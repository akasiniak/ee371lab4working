==> flow/design.v <==
module pressurizer (pressurized, innerDoorState, outerDoorState, pressurizeSignal, depressurizeSignal, reset, clk);
  input wire innerDoorState, outerDoorState, pressurizeSignal, depressurizeSignal, reset, clk;
  output reg pressurized;
  reg[1:0] pressurizeState;  
  reg[3:0] count;
  always @ (posedge clk) begin
    case(pressurizeState)
        2'b00: begin
          if(!pressurized) begin
            pressurizeState <= 2'b10;
          end
        end
        2'b01: begin
          if(pressurized) begin
            pressurizeState <= 2'b10;
          end
        end
        2'b10: begin
          if(!pressurizeSignal && !innerDoorState && !outerDoorState && !pressurized) begin
            pressurizeState <= 2'b01;
          end else if(!depressurizeSignal && !innerDoorState && !outerDoorState && pressurized) begin
            pressurizeState <= 2'b00;
          end
        end
        default: begin
          pressurizeState <= 2'b10;
        end
    endcase
  end
  always @ (posedge clk) begin
    if(!reset) begin
      count <= 4'd0;
      pressurized <= 1'b0;
    end else begin
      if(pressurizeState == 2'b01) begin
        if(!outerDoorState && !innerDoorState && !pressurized) begin  
          if(count == 4'd6) begin  
            pressurized <= 1'b1;
            count <= 4'd0;
          end else begin
            count <= count + 1'b1;
          end
        end
      end else if(pressurizeState == 2'b00) begin
        if(!outerDoorState && !innerDoorState && pressurized) begin  
          if(count == 4'd7) begin
            pressurized <= 1'b0;
            count <= 4'd0;
          end else begin
            count <= count + 1'b1;
          end
        end
      end
    end
  end
endmodule
## Step by step through the tools: pressurizer

Tool output for the design above, in the order of the flow.
Lines are those of the file above, counted from 1.
Operators carry their Yosys type and port widths (W data, S select, Z words).
Library cell names are shortened.
A cell with - has no value.

| design | value |
|---|---|
| design top | pressurizer |
| clock input | clk |
| standard-cell library | sky130hd |
| timing corner | tt_025C_1v80 |

## Word-level counts

Source: Yosys, flattened and elaborated, memories not mapped. Widths are those after wreduce. Registers that Yosys merges into a memory's read port (data or address) are not register bits. Print and check cells do not count. Equal cells are merged and count once.

| operators by class | value |
|---|---|
| add/subtract/negate cells | 1 |
| eq/ne operators | 9 |
| muxes and demuxes | 17 |
| reduce/logical cells | 21 |

Operators by type and width:

| operator | count |
|---|---|
| $mux W4 | 6 |
| $logic_and A1 B1 Y1 | 9 |
| $ne A2 B2 Y1 const B | 4 |
| $eq A4 B3 Y1 const B | 2 |
| $mux W2 | 4 |
| $reduce_bool A2 Y1 | 3 |
| $reduce_and A3 Y1 | 2 |
| $pmux W2 S3 | 1 |
| $mux W1 | 6 |
| $logic_not A1 Y1 | 5 |
| $reduce_and A5 Y1 | 1 |
| $add A4 B1 Y4 const B | 1 |
| $ne A3 B3 Y1 const B | 1 |
| $eq A2 B1 Y1 const B | 1 |
| $eq A2 B2 Y1 const B | 1 |
| $logic_not A2 Y1 | 1 |

| storage and ports | value |
|---|---|
| flip-flop bits (word level) | 7 |
| input bits | 6 |
| output and inout bits | 1 |
| elaborated cells | 51 |

## Logic depth

Depth = most cells in a row (Yosys ltp): at word level without a register or memory, in the mapped netlist without a sequential cell, where the memories' decode and read muxes count.

| depth | value |
|---|---|
| word-level depth | 7 |
| ABC_AREA | 0 |
| depth in mapped cells | 6 |
| mapped depth without buffers | 6 |

## Synthesis result

Source: synth_stat.txt of the flow (Yosys; design flattened, memories mapped). It holds for the ABC_AREA given above (unset counts as 0); a run with the other value may have another netlist.

Cells by type:

| cell | count | total area (um2) |
|---|---|---|
| dfxtp_1 | 5 | 100.096 |
| edfxtp_1 | 2 | 60.058 |
| ha_1 | 3 | 37.536 |
| nand2_1 | 7 | 26.275 |
| buf_6 | 2 | 22.522 |
| and3b_1 | 2 | 17.517 |
| a21o_1 | 2 | 15.014 |
| nor3_1 | 3 | 15.014 |
| nand2b_1 | 2 | 12.512 |
| nor2b_1 | 2 | 12.512 |
| o22ai_1 | 2 | 12.512 |
| a21oi_1 | 2 | 10.01 |
| a221o_1 | 1 | 10.01 |
| o21ai_0 | 2 | 10.01 |
| nand4b_1 | 1 | 8.758 |
| nor4b_1 | 1 | 8.758 |
| xor2_1 | 1 | 8.758 |
| a211oi_1 | 1 | 7.507 |

Other cell types: 10; their cells: 11.

| mapped netlist | value |
|---|---|
| cell count | 52 |
| cell area after synthesis | 0.0004604 mm2 |
| sequential part of the area | 0.0001602 mm2 |
| flip-flops | 7 |
| buffer cells | 3 |

## Path before layout

Path of least setup slack by OpenSTA after synthesis, without wires, with an ideal clock, recovery checks aside; 20% of the period is set as input and as output delay. Where synthesis merged equal registers, the netlist keeps one of their names.

| timing path after synthesis | value |
|---|---|
| path type | register to register |
| start point | register pressurizeState[0] |
| end point | register count[2] |
| period | 1.36 ns |
| library setup time | 0.115 ns |
| launch time at the first pin | 0.000 ns |
| data arrival time | 1.211 ns |
| data required time | 1.245 ns |
| path slack | 0.034 ns |
| path delay | 1.326 ns |
| stages on the path | 7 |
| buffers on the path | 2 |
| synthesis period reached | 1.326 ns |

"path delay" = arrival - input delay + setup time.
"stages on the path": output pins that drive a net of the path, with the launching flip-flop's if there is one; two outputs of one cell count as two.
"synthesis period reached" = period - worst setup slack (recovery checks aside). The figure is calculated, with input and output delays left at 20% of the set period.
Between the ends stands the longest chain of elaborated cells between them, by number of cells; it is not shown to be the way that was timed. Of several equally long chains one is given.
Each line given opens the expression or statement behind the cell; cells for indexed reads and writes are added by Yosys, which also makes memories of some case tables.
At most two assigning lines are given for a register; there are more.

| between the ends, after synthesis | value |
|---|---|
| path through | edfxtp_1 -> buf_6 -> xor2_1 -> and2_1 -> buf_6 -> and3b_1 -> o21a_1 |
| cells in the longest elaborated chain | 3 |
| elaborated cells on any way between the ends | 8 |
| those cells by class | eq/ne (2); mux (2); reduce/logical (4) |

Ends and longest elaborated chain, after synthesis:

| what | line | source |
|---|---|---|
| start: declaration | 4 | `reg[1:0] pressurizeState;` |
| start: assignment | 10 | `pressurizeState <= 2'b10;` |
| start: assignment | 15 | `pressurizeState <= 2'b10;` |
| $logic_not A2 Y1 | 44 | `end else if(pressurizeState == 2'b00) begin` |
| $mux W4 | 44 |  |
| $mux W4 | 35 | `if(pressurizeState == 2'b01) begin` |
| end: assignment | 41 | `count <= count + 1'b1;` |
| end: assignment | 50 | `count <= count + 1'b1;` |
| end: declaration | 5 | `reg[3:0] count;` |

Add stored flow runs of pressurizer

pressurizer on sky130hd: 2 stored runs with different settings, listed in no order. Input and output delays are each 20% of the period that was set; the output load is 0.01 pF.
A setting shown as -- is not set for that run.

| setting or result | job 1 | job 2 |
|---|---|---|
| period_ns | 1.02 | 1.57 |
| CORE_UTILIZATION | 64 | 31 |
| SETUP_SLACK_MARGIN | 0.21 | -0.02 |
| PLACE_DENSITY_LB_ADDON | 0.22 | -- |
| CELL_PAD_IN_SITES_GLOBAL_PLACEMENT | 0 | -- |
| GPL_TIMING_DRIVEN | 1 | -- |
| CTS_CLUSTER_SIZE | 79 | 99 |
| SLEW_MARGIN | 5 | 20 |
| CAP_MARGIN | 20 | 20 |
| CORE_MARGIN | 2 | 2 |
| CORE_ASPECT_RATIO | -- | 0.56 |
| CELL_PAD_IN_SITES_DETAIL_PLACEMENT | -- | 0 |
| ABC_AREA | -- | 0 |
| MIN_ROUTING_LAYER | -- | met2 |
| MAX_ROUTING_LAYER | -- | met5 |

Job 1: unfinished; error PDN-0185 in floorplanning
Job 2: unfinished; error PDN-0185 in floorplanning
