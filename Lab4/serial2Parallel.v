==> flow/design.v <==
module serial2Parallel(outputParallelData, inputSerialData, clk);
  output reg [7:0]  outputParallelData;
  input wire        inputSerialData, clk;
  reg [7:0] outputData;
  reg       inputData;
  integer   bitCount;
  always@(posedge clk) begin
    if (bitCount > 10) begin
      outputParallelData <= outputData;
      bitCount <= 0;
    end else   begin
      inputData <= inputSerialData;
      outputData[bitCount - 1] <= inputData;
    end
    bitCount <= (bitCount + 1);
  end
endmodule
* From RTL to reports: serial2Parallel *
The steps from the RTL of serial2Parallel to its reports follow in flow order.
Lines are those of the file above, counted from 1.
Library cell names are shortened.
The mark n/a stands for no value.

design
  design top = serial2Parallel
  clock port = clk
  library = sky130hd
  library corner = tt_025C_1v80

* After elaboration *
Yosys after proc, flatten, opt, wreduce and memory -nomap, before mapping. Enables and synchronous resets that opt folds into registers are not counted as muxes. Memory bits, and registers merged into a memory's read port (data or address), are not among the register bits. Print and check cells are not counted. Equal cells are merged and count once.

storage and ports
  flip-flop bits (word level) = 49
  input bits = 2
  output and inout bits = 8
  word-level cells = 13

cells by class
  add/subtract/negate cells = 3
  order comparisons = 1
  shift operators = 2
  bitwise gates (word level) = 3

operator list
  kind                                                   count
  variable shift 1 x 33 -> 8 bit                         1
  variable shift 1 x 33 -> 8 bit (first input constant)  1
  negation 32 -> 33 bit                                  1
  adder 32 x 2 -> 32 bit (second input constant)         1
  subtractor 32 x 2 -> 32 bit (second input constant)    1
  > comparator 32 x 5 -> 1 bit (second input constant)   1
  AND 8 bit                                              1
  bitwise OR 8 bit                                       1
  NOT 8 bit                                              1

* Depth *
Yosys ltp: most cells in a row. Word level: on the elaborated netlist, between registers, memories and ports. Mapped: between sequential cells and ports; inverters and the memories' decode and read muxes count.

logic depth
  word-level depth = 6
  ABC_AREA = 0
  gate-level depth with buffers = 16
  depth with buffers taken out = 13

* Synthesis result *
The flow's flattened synthesis, as Yosys stat reports it; memories are mapped. The netlist is that of the ABC_AREA named above (0 if unset); the other value can give another one.
The area totals of this step are shown rounded.

cell types
  cell type  count  area in all (µm²)
  dfxtp_1    32     640.614
  edfxtp_1   17     510.49
  xnor2_1    53     464.195
  nand2_1    42     157.651
  nor3_1     25     125.12
  nor2_1     32     120.115
  xor2_1     13     113.859
  nand3_1    22     110.106
  clkbuf_1   28     105.101
  nand4_1    16     100.096
  mux2_1     8      90.086
  or4_1      12     90.086
  nand3b_1   11     82.579
  and3_1     13     81.328
  nor4_1     11     68.816
  or3_1      10     62.56
  a31oi_1    9      56.304
  o31a_1     6      52.55

Not listed: further types 55, cells in them 134.

synthesis totals
  mapped cells = 494
  mapped area = 4100 µm²
  sequential part of the area = 1200 µm²
  mapped flip-flops = 49
  buffer cells = 41

* Worst setup path after synthesis *
Source: OpenSTA report_checks on the synthesized netlist (no wires, ideal clock, input and output delay 20% of the period each), path of least setup slack; recovery checks are left aside. Register names are those of the netlist, which keeps one name where synthesis merged equal registers.

timing after synthesis
  kind = reg2reg
  start = register bitCount[0]
  end = register outputData[4]
  period = 5.32 ns
  library setup time = 0.262 ns
  time at the first pin = 0.000 ns
  data arrival time = 4.646 ns
  required time = 5.058 ns
  path slack = 0.412 ns
  path delay = 4.908 ns
  driving pins on the path = 17
  buffers on the path = 3
  synthesis period reached = 4.908 ns

"path delay" = arrival - input delay + setup time.
"driving pins on the path" counts driving pins, that of a launching flip-flop among them; a cell with two outputs on the path counts twice.
"synthesis period reached" is the clock period less the worst setup slack; recovery checks do not enter. This is arithmetic on one report: input and output delays are still those of the set period (20% each).
The rows between start and end are the longest chain of elaborated cells between them; the timing report does not say that the signal goes this way. Where chains are equally long, one stands for them.
Each line given opens the expression or statement behind the cell; cells for indexed reads and writes are added by Yosys, which also makes memories of some case tables.
Lines with a computed index may be missing from the assigning lines.
The path ends at the data pin of a flip-flop with enable; ways to the enable are not counted.

on the way, after synthesis
  path through = dfxtp_1 > buf_2 > inv_1 > ha_1 > or4b_2 > or4_1 > clkbuf_1 > xor2_1 > and4_1 > clkbuf_1 > nand3_1 > nor4b_2 > xnor2_1 > or4_1 > a221o_1 > nand4b_1 > mux2_1
  cells in the longest elaborated chain = 6
  elaborated cells between the ends (all ways) = 7
  RTL lines with such cells = 1
  those cells by class = add/sub: 2; shift: 2; logic: 3

ends and longest elaborated chain, after synthesis
  item                            RTL line  source
  from (decl)                     6         integer   bitCount;
  from (assign)                   10        bitCount <= 0;
  from (assign)                   15        bitCount <= (bitCount + 1);
  subtractor 32 x 2 -> 32 bit     13        outputData[bitCount - 1] <= inputData;
  negation 32 -> 33 bit           13
  variable shift 1 x 33 -> 8 bit  13
  NOT 8 bit                       13
  AND 8 bit                       13
  bitwise OR 8 bit                13
  to (decl)                       4         reg [7:0] outputData;

* Timing after layout *
Path of least setup slack in the final report of flow run 2 (OpenROAD, finished layout, wires in). Where an end is a register, its clock arrival counts in the times.

timing post-layout
  kind = reg2reg
  start = register bitCount[11]
  end = register outputData[5]
  period = 4.91 ns
  library setup time = 0.24 ns
  time at the first pin = 0.30 ns
  data arrival time = 4.64 ns
  required time = 4.97 ns
  path slack = 0.33 ns
  driving pins on the path = 13
  buffers on the path = 1

The rows between start and end are the longest chain of elaborated cells between them; the timing report does not say that the signal goes this way. Where chains are equally long, one stands for them.
Lines with a computed index may be missing from the assigning lines.
The path ends at the data pin of a flip-flop with enable; ways to the enable are not counted.

on the way, post-layout
  path through = dfxtp_1 > nor4_4 > nand4_1 > buf_4 > o41ai_4 > o311ai_4 > or4_4 > nor4b_4 > xnor2_2 > or4_1 > a221o_1 > nand4b_1 > mux2_4
  cells in the longest elaborated chain = 6
  elaborated cells between the ends (all ways) = 7
  RTL lines with such cells = 1
  those cells by class = add/sub: 2; shift: 2; logic: 3

ends and longest elaborated chain, post-layout
  item                            RTL line  source
  from (decl)                     6         integer   bitCount;
  from (assign)                   10        bitCount <= 0;
  from (assign)                   15        bitCount <= (bitCount + 1);
  subtractor 32 x 2 -> 32 bit     13        outputData[bitCount - 1] <= inputData;
  negation 32 -> 33 bit           13
  variable shift 1 x 33 -> 8 bit  13
  NOT 8 bit                       13
  AND 8 bit                       13
  bitwise OR 8 bit                13
  to (decl)                       4         reg [7:0] outputData;

Data sheet: physical implementation of serial2Parallel

Below are 2 stored runs of the flow (Yosys, OpenROAD; platform sky130hd) on serial2Parallel, each with its settings and what was measured, unordered. Constraints: input delay and output delay 20% of the set period each, output load 0.01 pF.
By "achieved clock period" is meant the clock period of the run minus its worst setup slack. This is arithmetic on one report: input and output delays are still those of the set period (20% each).
"worst setup path time": the worst setup path's part of the clock period (all of it between registers, 20% less for each end at a port) less its slack. A launch clock that arrives late makes it longer, a capture clock that arrives late makes it shorter.
"power" is the tool's figure for a default switching activity; nothing was simulated.
Measured values are rounded.

Flow run 1
==> flow/run.sh <==
#!/bin/bash
# the make line also repeats the synthesis and layout settings of config.mk as NAME=value (left out here)
make -C /OpenROAD-flow-scripts/flow DESIGN_CONFIG=/design/flow/config.mk WORK_HOME=/design/flow/orfs CLKGATE_MAP_FILE= finish
==> flow/config.mk <==
export PLATFORM = sky130hd
export DESIGN_NAME = serial2Parallel
export DESIGN_NICKNAME = serial2Parallel
export VERILOG_FILES = /design/flow/design.v
export SDC_FILE = /design/flow/constraint.sdc
export NUM_CORES = 4
export LEC_CHECK = 0
export CAP_MARGIN = 35
export CELL_PAD_IN_SITES_DETAIL_PLACEMENT = 2
export CELL_PAD_IN_SITES_GLOBAL_PLACEMENT = 3
export CORE_ASPECT_RATIO = 1.13
export CORE_MARGIN = 10
export CORE_UTILIZATION = 64
export CTS_CLUSTER_DIAMETER = 73
export GPL_ROUTABILITY_DRIVEN = 1
export MIN_ROUTING_LAYER = met2
export PLACE_DENSITY_LB_ADDON = 0.08
export SLEW_MARGIN = 10
==> flow/constraint.sdc <==
create_clock -name core_clock -period 5.15 [get_ports {clk}]
set_input_delay 1.0300 -clock core_clock [delete_from_list [all_inputs] [get_ports {clk}]]
set_output_delay 1.0300 -clock core_clock [all_outputs]
set_load 0.01 [all_outputs]

==> results of flow run 1 <==
did not finish, placement stopped with FLW-0024

Flow run 2
==> flow/run.sh <==
#!/bin/bash
# the make line also repeats the synthesis and layout settings of config.mk as NAME=value (left out here)
make -C /OpenROAD-flow-scripts/flow DESIGN_CONFIG=/design/flow/config.mk WORK_HOME=/design/flow/orfs CLKGATE_MAP_FILE= finish
==> flow/config.mk <==
export PLATFORM = sky130hd
export DESIGN_NAME = serial2Parallel
export DESIGN_NICKNAME = serial2Parallel
export VERILOG_FILES = /design/flow/design.v
export SDC_FILE = /design/flow/constraint.sdc
export NUM_CORES = 4
export LEC_CHECK = 0
export CAP_MARGIN = 20
export CELL_PAD_IN_SITES_DETAIL_PLACEMENT = 1
export CORE_ASPECT_RATIO = 1.41
export CORE_MARGIN = 2
export CORE_UTILIZATION = 23
export CTS_CLUSTER_DIAMETER = 268
export CTS_CLUSTER_SIZE = 35
export GPL_ROUTABILITY_DRIVEN = 0
export MAX_ROUTING_LAYER = met5
export MIN_ROUTING_LAYER = met1
export SETUP_SLACK_MARGIN = 0.38
export SLEW_MARGIN = 10
==> flow/constraint.sdc <==
create_clock -name core_clock -period 4.91 [get_ports {clk}]
set_input_delay 0.9820 -clock core_clock [delete_from_list [all_inputs] [get_ports {clk}]]
set_output_delay 0.9820 -clock core_clock [all_outputs]
set_load 0.01 [all_outputs]

==> results of flow run 2 <==
chip area after synthesis (Yosys): 4100 µm²
die area: 19000 µm²
standard-cell area of the final layout: 5300 µm²
utilization: 30 %
worst setup slack after layout: 0.33 ns
total negative slack: 0.000 ns
worst hold slack: 0.46 ns
power: 0.83 mW
achieved clock period: 4.582 ns
worst setup path time: 4.58 ns
worst setup path kind: reg2reg
